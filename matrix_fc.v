==> flow/design.v <==
module matrix_fc(
	input clk,
	input reset,
	input start,
	output reg done,
	input wire [11:0] src1_start_address,  
	input wire [11:0] src2_start_address,  
	input wire [11:0] src3_start_address,
	output reg [11:0] sram_address_1,
	input wire [15:0] sram_data_1,
	output reg [11:0] sram_address_2,
	input wire [15:0] sram_data_2,
	output reg [11:0] sram_address_3,
	input wire [15:0] sram_data_3,
	output reg [3:0] final_result
);
	 reg [3:0] state = 4'd0;
	 reg [31:0] sum_out, weight;
	 wire [15:0] multiplex_out;
    reg [3:0] count;
	 signed_mult_cnm mult1(.clk(clk), .out(multiplex_out), .a(sram_data_1), .b(sram_data_2));
	 always @(posedge clk) begin
		if(reset) begin
        state <= 4'd0;
        done <= 1'd0;
		end
		if(state == 4'd0 && start == 1'd1) begin
			sram_address_1 <= src1_start_address;
			sram_address_2 <= src2_start_address;
			sram_address_3 <= src3_start_address;
			count <= 4'd0;
			final_result <=4'd0;
			state <= 4'd1;
			weight <= 32'd0;
		end
		if(state == 4'd1) begin
			sum_out <= 32'd0;
			state <= 4'd2;
		end
		if(state == 4'd2 && count < 5)begin
			sram_address_1 <= sram_address_1 + 12'd1;
			sram_address_2 <= sram_address_2 + 12'd1;
			sum_out <= multiplex_out + sum_out;
			state <= (sram_address_1 == 12'd506)? 4'd3:4'd2;
		end
		if(state == 4'd2 && count >= 5)begin
			sram_address_1 <= sram_address_1 + 12'd1;
			sram_address_3 <= sram_address_3 + 12'd1;
			sum_out <= multiplex_out + sum_out;
			state <= (sram_address_1 == 12'd506)? 4'd3:4'd2;
		end
		if (state == 4'd3)begin
			weight <= (sum_out >= weight) ? sum_out : weight;
			final_result <= (sum_out >= weight) ? count : final_result;
			if (count == 4'd9) begin
				state <= 4'd4;
			end
			else begin
				count <= count + 4'd1;
				state <= 4'd1;
			end
			sram_address_1 <= src1_start_address;
		end
		if (state == 4'd4)begin
			 done <= 1'd1;
		end	 
	end
endmodule
module signed_mult_cnm (clk, a, b, out);
	input      signed  clk;
	output 	signed  [15:0]	out; 
	input 	signed	[15:0] 	a; 
	input 	signed	[15:0] 	b; 
	wire 	signed	[31:0]	mult_out;
	assign mult_out = a * b;
	assign out = mult_out;
endmodule
# Tool chain data of matrix_fc

The steps from the RTL of matrix_fc to its reports follow in flow order.
Lines are those of the file above, counted from 1.
Cell names lack the library's common part.
A cell with -- has no value.

Top: matrix_fc
Clock port: clk
Cell library: sky130hd
Library corner: tt_025C_1v80

# Elaborated design

Counts by Yosys on the flattened word-level netlist (proc, flatten, opt, wreduce; memories kept). Register bits leave out memories and registers merged into their read ports (data or address). Print and check cells are left out. Cells with the same type and inputs are merged into one.

Multiply operators: 1
Add/subtract/negate cells: 5
Reductions and logical operators: 11
Magnitude comparators: 3
Multiplexer cells: 28
Equality and inequality tests: 7

Operators with widths:

| operator                                                                | number |
| 16-bit by 16-bit multiplier with 16-bit output                          | 1 |
| 32-bit two-way mux                                                      | 6 |
| 12-bit two-way mux                                                      | 8 |
| 4-bit two-way mux                                                       | 12 |
| 12-bit by 1-bit adder with 12-bit output (second input constant)        | 3 |
| 16-bit by 32-bit adder with 32-bit output                               | 1 |
| 32-bit >= comparator                                                    | 1 |
| 12-bit by 9-bit equality test with 1-bit output (second input constant) | 1 |
| 4-bit by 2-bit equality test with 1-bit output (second input constant)  | 2 |
| 2-bit nonzero test                                                      | 3 |
| 6-bit nonzero test                                                      | 1 |
| 4-bit by 1-bit adder with 4-bit output (second input constant)          | 1 |
| 4-bit by 1-bit equality test with 1-bit output (second input constant)  | 1 |
| 4-bit by 3-bit >= comparator with 1-bit output (second input constant)  | 1 |
| 4-bit by 3-bit < comparator with 1-bit output (second input constant)   | 1 |
| 4-bit by 3-bit equality test with 1-bit output (second input constant)  | 1 |
| 4-bit equality test (second input constant)                             | 1 |
| 4-bit logical NOT                                                       | 1 |
| 4-bit nonzero test                                                      | 1 |
| 1-bit logical AND                                                       | 3 |
| 3-bit nonzero test                                                      | 1 |
| 3-bit two-way mux                                                       | 1 |
| 2-bit by 1-bit != test with 1-bit output (second input constant)        | 1 |
| 2-bit AND reduction                                                     | 1 |
| 1-bit two-way mux                                                       | 1 |

Elaborated cells: 64
Flip-flop bits (word level): 113

# Depth

Yosys ltp: most cells in a row. Word level: on the elaborated netlist, between registers, memories and ports. Mapped: between sequential cells and ports; inverters and the memories' decode and read muxes count.

Word-level depth: 7
ABC_AREA: 0
Mapped depth: 29
Gate-level depth less buffers: 28

# Synthesis result

Source: synth_stat.txt of the flow (Yosys; design flattened, memories mapped). It holds for the ABC_AREA given above (unset counts as 0); a run with the other value may have another netlist.

Cell types:

| cell type | number | total area (um^2) |
| edfxtp_1  | 107    | 3.21E+03 |
| fa_1      | 80     | 1.6E+03 |
| ha_1      | 117    | 1.46E+03 |
| inv_1     | 176    | 660.634 |
| and2_1    | 98     | 613.088 |
| xnor2_1   | 59     | 516.746 |
| nand2_1   | 115    | 431.664 |
| a21oi_1   | 59     | 295.283 |
| nor2_1    | 77     | 289.027 |
| xor2_1    | 33     | 289.027 |
| o21ai_0   | 29     | 145.139 |
| nand3_1   | 28     | 140.134 |
| dfxtp_1   | 5      | 100.096 |
| clkbuf_1  | 25     | 93.84 |
| nor2b_1   | 13     | 81.328 |
| and3_1    | 12     | 75.072 |
| nand2b_1  | 11     | 68.816 |
| a21o_1    | 9      | 67.565 |

Not listed: further types 42, cells in them 100.

Buffer cells: 32
Chip area (Yosys): 10926.7 um^2
Flip-flop cells: 112
Cell count: 1153

By module: a second synthesis without flattening, with its own total; a netlist apart from the flattened one above.

Cells (unflattened synthesis): 1162
Area (unflattened synthesis): 10974.3 um^2

Each row is one instance without its submodules.

By module:

| module          | cells | times used | area (um^2) |
| matrix_fc       | 657   | 1          | 6765.2 |
| signed_mult_cnm | 505   | 1          | 4209.0 |

# Worst setup path after synthesis

Path of least setup slack by OpenSTA after synthesis, without wires, with an ideal clock, recovery checks aside; 20% of the period is set as input and as output delay. Where synthesis merged equal registers, the netlist keeps one of their names.

Kind: input to register
Start: input sram_data_2[3]
End: register sum_out[31]
Input delay: 1532 ps
Clock period: 7660 ps
Path delay: 6115 ps
Setup time: 266 ps
Path slack: 13 ps
Stages: 24
Time at the first pin: 1532 ps
Data arrival time: 7381 ps
Period reached after synthesis: 7647 ps

"path delay" is the arrival time less input delay plus setup time.
"stages" counts driving pins, that of a launching flip-flop among them; a cell with two outputs on the path counts twice.
"period reached after synthesis" is the clock period less the worst setup slack; recovery checks do not enter. This is arithmetic on one report: input and output delays are still those of the set period (20% each).
Between the ends stands the longest chain of elaborated cells between them, by number of cells; it is not shown to be the way that was timed. Of several equally long chains one is given.
Each line given opens the expression or statement behind the cell; cells for indexed reads and writes are added by Yosys, which also makes memories of some case tables.
At most two assigning lines are given for a register; there are more.

Cells stage by stage: clkbuf_1 -> nand2_1 -> fa_1 -> inv_1 -> fa_1 -> ha_1 -> inv_1 -> fa_1 -> fa_1 -> fa_1 -> inv_1 -> ha_1 -> and3_1 -> a211o_1 -> o31ai_1 -> o21ai_0 -> xnor2_1 -> ha_1 -> a21oi_1 -> nand2_1 -> a31oi_4 -> nor4b_2 -> xnor2_1 -> nor2_1
Cells in the longest elaborated chain: 4
Elaborated cells between the ends (all ways): 4
Those cells by class: 1 x add/sub; 1 x mul; 2 x mux

RTL lines, path post-synthesis:

| element                                        | line | RTL |
| start: declaration                             | 12   | `input wire [15:0] sram_data_2,` |
| 16-bit by 16-bit multiplier with 16-bit output | 75   | `assign mult_out = a * b;` |
| 16-bit by 32-bit adder with 32-bit output      | 43   | `sum_out <= multiplex_out + sum_out;` |
| 32-bit two-way mux                             | 40   | `if(state == 4'd2 && count < 5)begin` |
| 32-bit two-way mux                             | 46   | `if(state == 4'd2 && count >= 5)begin` |
| end: assignment                                | 43   |  |
| end: assignment                                | 49   | `sum_out <= multiplex_out + sum_out;` |
| end: declaration                               | 18   | `reg [31:0] sum_out, weight;` |

# Worst path after layout

Path of least setup slack in the final report of run A (OpenROAD, finished layout, wires in). Where an end is a register, its clock arrival counts in the times.
The report prints the path's times to 10 ps; the period is as set.

Kind: input to register
Start: input sram_data_1[7]
End: register sum_out[28]
Data arrival time: 8080 ps
Path slack: 370 ps
Time at the first pin: 1670 ps
Stages: 24
Input delay: 1670 ps
Clock period: 8330 ps
Setup time: 240 ps

Between the ends stands the longest chain of elaborated cells between them, by number of cells; it is not shown to be the way that was timed. Of several equally long chains one is given.
At most two assigning lines are given for a register; there are more.

Cells stage by stage: clkdlybuf4s50_1 -> and2_1 -> fa_1 -> inv_1 -> fa_1 -> inv_1 -> fa_1 -> fa_1 -> fa_1 -> inv_1 -> fa_1 -> inv_1 -> ha_1 -> or3_1 -> a31oi_1 -> o21ai_0 -> xnor2_1 -> ha_1 -> a21oi_1 -> buf_4 -> nand2_1 -> o21ai_1 -> nor4_1 -> o21bai_1
Cells in the longest elaborated chain: 4
Elaborated cells between the ends (all ways): 4
Those cells by class: 1 x add/sub; 1 x mul; 2 x mux

RTL lines, path post-layout:

| element                                        | line | RTL |
| start: declaration                             | 10   | `input wire [15:0] sram_data_1,` |
| 16-bit by 16-bit multiplier with 16-bit output | 75   | `assign mult_out = a * b;` |
| 16-bit by 32-bit adder with 32-bit output      | 43   | `sum_out <= multiplex_out + sum_out;` |
| 32-bit two-way mux                             | 40   | `if(state == 4'd2 && count < 5)begin` |
| 32-bit two-way mux                             | 46   | `if(state == 4'd2 && count >= 5)begin` |
| end: assignment                                | 43   |  |
| end: assignment                                | 49   | `sum_out <= multiplex_out + sum_out;` |
| end: declaration                               | 18   | `reg [31:0] sum_out, weight;` |

# Flow runs of matrix_fc

Flow measurements of matrix_fc on sky130hd: 2 stored runs with different settings, listed in no order. Input and output delays are each 20% of the period that was set; the output load is 0.01 pF.
"reached clock period": clock period set for the run, less the worst setup slack. It is reckoned from that one timing run; input and output delays stay at 20% of the period that was set.
By "time used up by the worst setup path" is meant the share of the clock period that the worst setup path is allowed (20% is reserved at inputs, 20% at outputs), minus its slack. Clock arrival times at its registers enter into it.
"time used up by the worst setup path" is given in steps of 10 ps.
Settings: . = not set for that run.

| name                                      | run A             | run B             |
| period_ns                                 | 8.33              | 7.04              |
| CORE_UTILIZATION                          | 52                | 70                |
| PLACE_DENSITY_LB_ADDON                    | 0.09              | 0.03              |
| GPL_ROUTABILITY_DRIVEN                    | 1                 | 0                 |
| CTS_CLUSTER_SIZE                          | 36                | 99                |
| CTS_CLUSTER_DIAMETER                      | 232               | .                 |
| CAP_MARGIN                                | 30                | 20                |
| SLEW_MARGIN                               | 35                | 30                |
| MAX_ROUTING_LAYER                         | met5              | met4              |
| CORE_MARGIN                               | 2                 | 2                 |
| SETUP_SLACK_MARGIN                        | .                 | -0.55             |
| CELL_PAD_IN_SITES_DETAIL_PLACEMENT        | .                 | 0                 |
| TNS_END_PERCENT                           | .                 | 45                |
| ABC_AREA                                  | .                 | 0                 |
| GPL_TIMING_DRIVEN                         | .                 | 0                 |
| die footprint (um^2)                      | 22189.1           | 16625.5           |
| worst setup slack after layout (ps)       | 369               | -541              |
| final setup TNS (ps)                      | 0                 | -7473             |
| chip area after synthesis (Yosys) (um^2)  | 10926.7           | 10926.7           |
| final worst hold slack (ps)               | 481               | 498               |
| time used up by the worst setup path (ps) | 6290              | 6170              |
| worst setup path kind                     | input to register | input to register |
| reached clock period (ps)                 | 7961              | 7581              |
| final utilization (%)                     | 63.3              | 85.2              |
| standard-cell area after routing (um^2)   | 13185.1           | 12957.4           |
