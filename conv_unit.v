==> flow/design.v <==
module conv_unit(
    input clk,
    input reset,
    input start,
    output reg done,
    input  wire [11:0] sram1_start_address,
    input  wire [11:0] sram2_start_address,
    output reg [11:0] sram_address_1,
    input  wire [15:0] sram_readdata_1,
    output reg [15:0] sram_writedata_1,
    output reg        sram_write_1,
    output reg [11:0] sram_address_2,
    input  wire [15:0] sram_readdata_2,
    output reg [15:0] sram_writedata_2,
    output reg        sram_write_2,
    input  wire [5:0]  src1_row_size,
    input  wire [5:0]  src1_col_size,
    input  wire [5:0]  src2_row_size,
    input  wire [5:0]  src2_col_size,
    input  wire [11:0] dest_start_address,
    output reg [11:0] dest_address,
    output reg [15:0] dest_writedata,
    input  wire [15:0] dest_readdata,
    output reg        dest_write
);
    reg  [2:0]  state;
    reg  [2:0]  internal_state;
    reg [15:0]  imag_data, weight1, weight2, weight3;
    wire [15:0]  operand_output[2:0];
    reg [15:0]  kernel_output[2:0];
    reg  [3:0]  conv_counter;
    reg  [4:0]  kernel_counter;
    reg  [1:0]  store_counter;
    reg  [9:0]  imag_counter;
    reg [15:0]  kernel1 [8:0];
    reg [15:0]  kernel2 [8:0];
    reg [15:0]  kernel3 [8:0];
    reg         internal_reset1, internal_reset2, internal_reset3;
    element_process processUnit1 (clk, internal_reset1, imag_data, weight1, operand_output[0]);
    element_process processUnit2 (clk, internal_reset2, imag_data, weight2, operand_output[1]);
    element_process processUnit3 (clk, internal_reset3, imag_data, weight3, operand_output[2]);
    always @(posedge clk) begin
        if (reset) begin
            internal_state <= 0;
        end
        if (internal_state == 0 && ( (state == 1 && kernel_counter == (src1_row_size-2)) || (state == 2 || state == 3) ) )begin
            internal_state <= 1;
        end
        else if (internal_state == 1 && conv_counter == 7) begin
            internal_state <= 3;
        end
        else if ( (conv_counter+2) % 3 == 0 && internal_state == 1 ) begin
            internal_state <= 2;
        end
        else if (internal_state == 2 && conv_counter != 7) begin
            internal_state <= 1;
        end
        else if (internal_state == 3) begin
            internal_state <= 4;
        end
        else if (internal_state == 4) begin
            internal_state <= 5;
        end
        else if (internal_state == 5 && store_counter == 2) begin
            internal_state <= 0;
        end
        else begin
            internal_state <= internal_state;
        end
    end
    always @(posedge clk) begin
        if (reset) begin
            state <= 0;
        end
        else if (start) begin
            if (state == 0) begin
                state <= 1;
            end 
        end
        else if (state == 1 && kernel_counter == (src1_row_size-2)) begin
            state <= 2;
        end
        else if (state == 2 && internal_state == 5 && store_counter == 2) begin
            state <= 3;
        end
        else if (state == 3 && imag_counter == (src1_row_size-2)*(src1_row_size-2)-1 && internal_state == 0 && store_counter == 3) begin
            state <= 4;
        end
        else begin
            state <= state;
        end
    end 
    always @(posedge clk) begin
        if (reset) begin
            conv_counter <= 0;
            imag_counter <= 0;
            internal_reset1 <= 1;
            internal_reset2 <= 1;
            internal_reset3 <= 1;
            dest_write <= 0;
            store_counter <= 0;
        end
        else begin
            if (internal_state == 0 && state == 1 && kernel_counter == 26) begin
                conv_counter <= conv_counter + 1;
            end
            if ((state == 1 && kernel_counter == 25)) begin
                sram_address_1 <= sram1_start_address;
                internal_reset1 <= 0;
                internal_reset2 <= 0;
                internal_reset3 <= 0;
                dest_write <= 0;
                store_counter <= 0;
            end
            else if ((state == 1 && kernel_counter == (src1_row_size-2))) begin
                sram_address_1 <= sram_address_1 + 1;
            end
            else if (state == 2 || state == 3) begin
                case (internal_state)
                    0: begin  
                        dest_write <= 0;
                        store_counter <= 0;
                        sram_address_1 <= sram_address_1 + 1;
                        if (store_counter == 3) begin
                            imag_counter <= imag_counter + 1;
                        end
                        conv_counter <= conv_counter + 1;
                    end
                    1: begin  
                        sram_address_1 <= sram_address_1 + 1;
                        conv_counter <= conv_counter + 1;
                    end
                    2: begin  
                        sram_address_1 <= sram_address_1 + src1_col_size - 2;
                        conv_counter <= conv_counter + 1;
                    end
                    3: begin  
                        if ((imag_counter + 1) % 26 == 0 && imag_counter > 0) begin
                            sram_address_1 <= sram_address_1 - (src1_col_size*2) + 1; 
                        end
                        else begin
                            sram_address_1 <= sram_address_1 - (src1_col_size*2) - 1; 
                        end
                        conv_counter <= conv_counter + 1;
                        internal_reset1 <= 1;
                        internal_reset2 <= 1;
                        internal_reset3 <= 1;
                    end
                    4: begin 
                        conv_counter <= 0;
                        dest_writedata <= operand_output[store_counter];
                        dest_write <= 1;
                        if (state == 2) begin
                            dest_address <= dest_start_address;
                        end
                        else if (state == 3) begin
                            dest_address <= dest_address - 2*(src1_row_size-2)*(src1_row_size-2)+1;
                        end
                        kernel_output[0] <= operand_output[0];
                        kernel_output[1] <= operand_output[1];
                        kernel_output[2] <= operand_output[2];
                        store_counter <= store_counter + 1;
                    end
                    5: begin   
                        dest_writedata <= kernel_output[store_counter];
                        dest_address <= dest_address + (src1_row_size-2)*(src1_row_size-2);
                        store_counter <= store_counter + 1;
                        if (store_counter == 2) begin
                            internal_reset1 <= 0;
                            internal_reset2 <= 0;
                            internal_reset3 <= 0;
                        end
                    end
                endcase
            end
        end
    end
    always @(posedge clk) begin
        if (reset) begin
            kernel_counter <= 0;
				done <= 0;
        end
        case(state)
            0: begin
                sram_address_2 <= sram2_start_address;
            end
            1: begin
                sram_address_2 <= sram_address_2 + 1;
                kernel_counter <= kernel_counter + 1;
                if (kernel_counter < 9) begin 
                    kernel1[kernel_counter] <= sram_readdata_2;
                end
                else if (kernel_counter < 18) begin
                    kernel2[kernel_counter-9] <= sram_readdata_2;
                end
                else begin
                    kernel3[kernel_counter-18] <= sram_readdata_2;
                end
            end
             4: begin
                 done <= 1'd1;
            end
        endcase
    end
    always @(*) begin
        imag_data = sram_readdata_1;
        weight1 = kernel1[conv_counter];
        weight2 = kernel2[conv_counter];
        weight3 = kernel3[conv_counter];
    end
endmodule
module element_process(clk, reset, a, b, out);
    parameter DATA_WIDTH = 16;
    input      signed  clk;
    input      signed  reset;
    input      signed  [DATA_WIDTH-1:0] a;
    input      signed  [DATA_WIDTH-1:0] b;
    output reg signed  [DATA_WIDTH-1:0] out;
    wire signed [DATA_WIDTH-1:0] mulResult;
    signed_mult multiplication (clk, a, b, mulResult);
    always @(posedge clk) begin
        if (reset) begin
            out <= 0;
        end
        else begin
            out <= out + mulResult;
        end
    end
endmodule
module signed_mult (clk, a, b, out);
	input      signed  clk;
	output 	signed  [15:0]	out; 
	input 	signed	[15:0] 	a; 
	input 	signed	[15:0] 	b; 
	wire 	signed	[31:0]	mult_out;
	assign out = a * b;
endmodule
Tool chain data of conv_unit:

Tool output for the design above, in the order of the flow.
Line numbers count from 1 in the design file above.
Library cell names are shortened.
The mark n/a stands for no value.

* design top: conv_unit
* clock port: clk
* standard-cell library: sky130hd
* library corner: tt_025C_1v80

Elaborated design:

Yosys after proc, flatten, opt, wreduce and memory -nomap, before mapping. Print and check cells are not counted.
Memory sizes are those after Yosys's memory passes, which may raise the word count (mostly to a power of two), join words into wider ones and drop unused or constant bits.

* bits in registers: 178
* RAM bits: 432
* word width x clocked read ports: 48
* memory cells: 3
* input port bits: 111
* output and inout port bits: 88
* word-level cells: 195

Memory list
* kernel1: depth 9, width 16, rd ports 1, write ports 1, RTL line 35 `reg [15:0]  kernel1 [8:0];`
* kernel2: depth 9, width 16, rd ports 1, write ports 1, RTL line 36 `reg [15:0]  kernel2 [8:0];`
* kernel3: depth 9, width 16, rd ports 1, write ports 1, RTL line 37 `reg [15:0]  kernel3 [8:0];`

* add/subtract/negate cells: 22
* multiply operators: 5
* div/mod/pow operators: 2
* magnitude comparators: 3
* equal/unequal tests: 22
* multiplexer cells: 64
* bitwise operators: 3
* reductions and logical operators: 50

Operator list (count)
* 31-bit by 32-bit multiplier with 11-bit output: 1
* 16-bit by 16-bit multiplier with 16-bit output: 3
* 32-bit by 5-bit modulo with 32-bit output (second input constant): 1
* 16-bit 2-to-1 mux: 8
* 7-bit by 7-bit multiplier with 14-bit output: 1
* 16-bit parallel mux with 3-bit select: 2
* 12-bit 2-to-1 mux: 6
* 32-bit by 2-bit modulo with 32-bit output (second input constant): 1
* 32-bit logical NOT: 2
* 4-bit 2-to-1 mux: 15
* 12-bit by 1-bit adder with 12-bit output (second input constant): 4
* 16-bit adder: 3
* 12-bit parallel mux with 2-bit select: 2
* 12-bit parallel mux with 3-bit select: 1
* 10-bit by 32-bit == test with 1-bit output: 1
* 32-bit by 1-bit subtractor with 32-bit output (second input constant): 1
* 5-bit by 32-bit == test with 1-bit output: 1
* 16-bit parallel mux with 2-bit select: 1
* 12-bit by 2-bit subtractor with 12-bit output (second input constant): 2
* 3-bit 2-to-1 mux: 8
* 1-bit logical AND: 15
* 5-bit AND reduction: 3
* 12-bit adder: 1
* 12-bit subtractor: 1
* 12-bit by 6-bit adder with 12-bit output: 1
* 12-bit by 7-bit subtractor with 12-bit output: 1
* 2-bit nonzero test: 6
* 3-bit by 2-bit == test with 1-bit output (second input constant): 4

Not listed: further kinds 41, cells in them 75.

Logic depth:

Longest topological path by Yosys (ltp), each cell counted once; first at word level (registers and memories cut), then after technology mapping (sequential cells cut; the memories' decode and read muxes count).

* depth in word-level cells: 11
* ABC_AREA: 0
* depth in mapped cells: 37
* depth with buffers taken out: 36

Mapped cells and area:

Yosys stat after the flow's synthesis: flattened, memories mapped to cells. It holds for the ABC_AREA given above (unset counts as 0); a run with the other value may have another netlist.

* cell count: 3856
* chip area (Yosys): 0.044599 mm²
* area of sequential cells: 0.017687 mm²
* flip-flops: 615
* buffer cells: 191

Cells by type
* edfxtp_1: count 537, total area 1.61E+04 µm²
* fa_1: count 342, total area 6.85E+03 µm²
* ha_1: count 338, total area 4.23E+03 µm²
* mux4_2: count 112, total area 2.52E+03 µm²
* inv_1: count 551, total area 2.07E+03 µm²
* xnor2_1: count 194, total area 1699.13 µm²
* dfxtp_1: count 78, total area 1.56E+03 µm²
* nand2_1: count 374, total area 1.4E+03 µm²
* and2_1: count 134, total area 838.304 µm²
* nor2b_1: count 113, total area 706.928 µm²
* a21oi_1: count 129, total area 645.619 µm²
* xor2_1: count 69, total area 604.33 µm²
* mux2i_1: count 59, total area 590.566 µm²
* nor2_1: count 146, total area 548.026 µm²
* clkbuf_1: count 125, total area 469.2 µm²
* o21ai_0: count 69, total area 345.331 µm²
* a22o_1: count 34, total area 297.786 µm²
* buf_4: count 39, total area 292.781 µm²

Not listed: further types 72, cells in them 413.
By module: a second synthesis without flattening, with its own total; a netlist apart from the flattened one above.

* cell total of the unflattened synthesis: 4118
* area (unflattened synthesis): 0.0462431 mm²

Each row is one instance without its submodules.

By module
* conv_unit: instances 1, cells 2243, area 0.0303541 mm², seq. area 0.016726 mm²
* signed_mult: instances 3, cells 496, area 0.0041465 mm², seq. area 0 mm²
* element_process: instances 3, cells 129, area 0.0011499 mm², seq. area 0.0003203 mm²

Worst setup path after synthesis:

Path of least setup slack by OpenSTA after synthesis, without wires, with an ideal clock, recovery checks aside; 20% of the period is set as input and as output delay. Where synthesis merged equal registers, the netlist keeps one of their names.

* kind: input port to flip-flop
* start: input port src1_row_size[1]
* end: register state
* clock period: 8570 ps
* external input delay: 1714 ps
* library setup time: 117 ps
* time at the first pin: 1714 ps
* data arrival time: 8744 ps
* data required time: 8453 ps
* setup slack: -291 ps
* delay of the path: 7147 ps
* driving pins on the path: 32
* path buffers: 1
* period reached after synthesis: 8861 ps

"delay of the path" is the arrival time less input delay plus setup time.
"driving pins on the path": output pins that drive a net of the path, with the launching flip-flop's if there is one; two outputs of one cell count as two.
"period reached after synthesis" is the clock period less the worst setup slack; recovery checks do not enter. This is arithmetic on one report: input and output delays are still those of the set period (20% each).
An end named without its bit number is one bit of that signal or, where synthesis recoded a state register, one of its new flip-flops.
Between the ends stands the longest chain of elaborated cells between them, by number of cells; it is not shown to be the way that was timed. Of several equally long chains one is given.
Each line given opens the expression or statement behind the cell; cells for indexed reads and writes are added by Yosys, which also makes memories of some case tables.
A register here has more assigning lines than the two given.

* cells stage by stage: clkbuf_1 -> inv_1 -> ha_1 -> xor2_1 -> clkinv_1 -> or2_2 -> inv_1 -> fa_1 -> fa_1 -> fa_1 -> fa_1 -> ha_1 -> o21ai_0 -> nand2b_1 -> xor2_1 -> or3_1 -> nor3_1 -> nand2_1 -> nor2_1 -> nand3_1 -> ha_1 -> nor2_1 -> nand3_1 -> nor3_1 -> nand4_1 -> a21oi_1 -> o21ai_0 -> nor3_1 -> nand4_1 -> and4_1 -> a22oi_1 -> nor2_1
* cells in the longest elaborated chain: 11
* elaborated cells on any way between the ends: 15
* those cells by class: add/sub (2); mul (1); eq/ne (2); mux (4); reduce/logical (6)

RTL lines, path after synthesis
* start: declaration: RTL line 16 `input  wire [5:0]  src1_row_size,`
* 6-bit by 2-bit subtractor with 7-bit output: RTL line 86 `else if (state == 3 && imag_counter == (src1_row_size-2)*(src1_row_size-2)-1 && internal_state == 0 && store_c ...`
* 7-bit by 7-bit multiplier with 14-bit output: RTL line 86
* 32-bit by 1-bit subtractor with 32-bit output: RTL line 86
* 10-bit by 32-bit == test with 1-bit output: RTL line 86
* 1-bit logical AND (3 in a row): RTL line 86
* 3-bit 2-to-1 mux: RTL line 86
* 3-bit 2-to-1 mux: RTL line 83 `else if (state == 2 && internal_state == 5 && store_counter == 2) begin`
* 3-bit 2-to-1 mux: RTL line 80 `else if (state == 1 && kernel_counter == (src1_row_size-2)) begin`
* 3-bit 2-to-1 mux: RTL line 75 `else if (start) begin`
* end: assignment: RTL line 73 `state <= 0;`
* end: assignment: RTL line 90 `state <= state;`
* end: declaration: RTL line 26 `reg  [2:0]  state;`

Worst path after layout:

From the final timing report of flow run 1: the path of least setup slack in the routed layout; clock arrival at registers is part of the times.
The path's times are printed in steps of 10 ps; the period is the one set.

* kind: input port to flip-flop
* start: input port src1_row_size[1]
* end: register state
* clock period: 11500 ps
* external input delay: 2300 ps
* library setup time: 130 ps
* time at the first pin: 2300 ps
* data arrival time: 10410 ps
* data required time: 11980 ps
* setup slack: 1570 ps
* driving pins on the path: 31
* path buffers: 2

An end named without its bit number is one bit of that signal or, where synthesis recoded a state register, one of its new flip-flops.
Between the ends stands the longest chain of elaborated cells between them, by number of cells; it is not shown to be the way that was timed. Of several equally long chains one is given.
A register here has more assigning lines than the two given.

* cells stage by stage: clkdlybuf4s50_1 -> buf_4 -> nor3_1 -> nand2_1 -> clkinv_1 -> nand2_1 -> fa_1 -> inv_1 -> fa_1 -> fa_1 -> fa_1 -> ha_1 -> nor2b_1 -> nor2_1 -> xnor2_1 -> nor3_1 -> nand2_1 -> nor2_1 -> nand3_1 -> ha_1 -> nor2_1 -> nand3_1 -> nor3_1 -> nand4_1 -> a21oi_1 -> o21ai_0 -> nor3_1 -> nand4_1 -> and4_1 -> a22oi_1 -> nor2_1
* cells in the longest elaborated chain: 11
* elaborated cells on any way between the ends: 15
* those cells by class: add/sub (2); mul (1); eq/ne (2); mux (4); reduce/logical (6)

RTL lines, path after layout
* start: declaration: RTL line 16 `input  wire [5:0]  src1_row_size,`
* 6-bit by 2-bit subtractor with 7-bit output: RTL line 86 `else if (state == 3 && imag_counter == (src1_row_size-2)*(src1_row_size-2)-1 && internal_state == 0 && store_c ...`
* 7-bit by 7-bit multiplier with 14-bit output: RTL line 86
* 32-bit by 1-bit subtractor with 32-bit output: RTL line 86
* 10-bit by 32-bit == test with 1-bit output: RTL line 86
* 1-bit logical AND (3 in a row): RTL line 86
* 3-bit 2-to-1 mux: RTL line 86
* 3-bit 2-to-1 mux: RTL line 83 `else if (state == 2 && internal_state == 5 && store_counter == 2) begin`
* 3-bit 2-to-1 mux: RTL line 80 `else if (state == 1 && kernel_counter == (src1_row_size-2)) begin`
* 3-bit 2-to-1 mux: RTL line 75 `else if (start) begin`
* end: assignment: RTL line 73 `state <= 0;`
* end: assignment: RTL line 90 `state <= state;`
* end: declaration: RTL line 26 `reg  [2:0]  state;`

## Implementation results

Design conv_unit on sky130hd. What follows are 2 stored runs of the flow, each under its own settings; their order means nothing. The constraints put input and output delay at 20% of the set period each and load the outputs with 0.01 pF.
By "period achieved" is meant the clock period of the run minus its worst setup slack. This is arithmetic on one report: input and output delays are still those of the set period (20% each).
"time used up by the worst setup path": the worst setup path's part of the clock period (all of it between registers, 20% less for each end at a port) less its slack. A launch clock that arrives late makes it longer, a capture clock that arrives late makes it shorter.
"total power after layout" is the tool's figure for a default switching activity; nothing was simulated.
"time used up by the worst setup path" is given in steps of 10 ps.

### Flow run 1

==> flow/run.sh <==
#!/bin/bash
# the make line also repeats the synthesis and layout settings of config.mk as NAME=value (left out here)
make -C /OpenROAD-flow-scripts/flow DESIGN_CONFIG=/design/flow/config.mk WORK_HOME=/design/flow/orfs CLKGATE_MAP_FILE= finish
==> flow/config.mk <==
export PLATFORM = sky130hd
export DESIGN_NAME = conv_unit
export DESIGN_NICKNAME = conv_unit
export VERILOG_FILES = /design/flow/design.v
export SDC_FILE = /design/flow/constraint.sdc
export NUM_CORES = 4
export LEC_CHECK = 0
export CAP_MARGIN = 20
export CORE_ASPECT_RATIO = 0.81
export CORE_MARGIN = 2
export CORE_UTILIZATION = 47
export MIN_ROUTING_LAYER = met1
export SETUP_SLACK_MARGIN = -0.39
export SLEW_MARGIN = 5
export TNS_END_PERCENT = 60
==> flow/constraint.sdc <==
create_clock -name core_clock -period 11.5 [get_ports {clk}]
set_input_delay 2.3000 -clock core_clock [delete_from_list [all_inputs] [get_ports {clk}]]
set_output_delay 2.3000 -clock core_clock [all_outputs]
set_load 0.01 [all_outputs]

Results of flow run 1:
- Setup slack of the worst path: 1571 ps
- Time used up by the worst setup path: 7630 ps
- Worst setup path type: input port to flip-flop
- Final design utilization: 0.53
- Worst-case hold slack: 402 ps
- Total negative slack on setup checks: 0 ps
- Std-cell area (final layout): 0.0497515 mm²
- Period achieved: 9929 ps
- Total power after layout: 7398 uW
- Mapped cell area after synthesis: 0.044599 mm²
- Die area: 0.097385 mm²

### Flow run 2

==> flow/run.sh <==
#!/bin/bash
# the make line also repeats the synthesis and layout settings of config.mk as NAME=value (left out here)
make -C /OpenROAD-flow-scripts/flow DESIGN_CONFIG=/design/flow/config.mk WORK_HOME=/design/flow/orfs CLKGATE_MAP_FILE= finish
==> flow/config.mk <==
export PLATFORM = sky130hd
export DESIGN_NAME = conv_unit
export DESIGN_NICKNAME = conv_unit
export VERILOG_FILES = /design/flow/design.v
export SDC_FILE = /design/flow/constraint.sdc
export NUM_CORES = 4
export LEC_CHECK = 0
export ABC_AREA = 1
export CAP_MARGIN = 20
export CELL_PAD_IN_SITES_GLOBAL_PLACEMENT = 0
export CORE_ASPECT_RATIO = 0.77
export CORE_MARGIN = 7
export CORE_UTILIZATION = 29
export CTS_CLUSTER_DIAMETER = 197
export CTS_CLUSTER_SIZE = 27
export GPL_ROUTABILITY_DRIVEN = 0
export HOLD_SLACK_MARGIN = 0.22
export MAX_ROUTING_LAYER = met5
export MIN_ROUTING_LAYER = met1
export PLACE_DENSITY = 0.66
export SETUP_SLACK_MARGIN = 2.83
export SLEW_MARGIN = 10
export TNS_END_PERCENT = 50
==> flow/constraint.sdc <==
create_clock -name core_clock -period 9.78 [get_ports {clk}]
set_input_delay 1.9560 -clock core_clock [delete_from_list [all_inputs] [get_ports {clk}]]
set_output_delay 1.9560 -clock core_clock [all_outputs]
set_load 0.01 [all_outputs]

Results of flow run 2:
- Setup slack of the worst path: 993 ps
- Time used up by the worst setup path: 6830 ps
- Worst setup path type: input port to flip-flop
- Final design utilization: 0.336
- Worst-case hold slack: 475 ps
- Total negative slack on setup checks: 0 ps
- Std-cell area (final layout): 0.0521951 mm²
- Period achieved: 8787 ps
- Total power after layout: 7431 uW
- Mapped cell area after synthesis: 0.0453022 mm²
- Die area: 0.16757 mm²
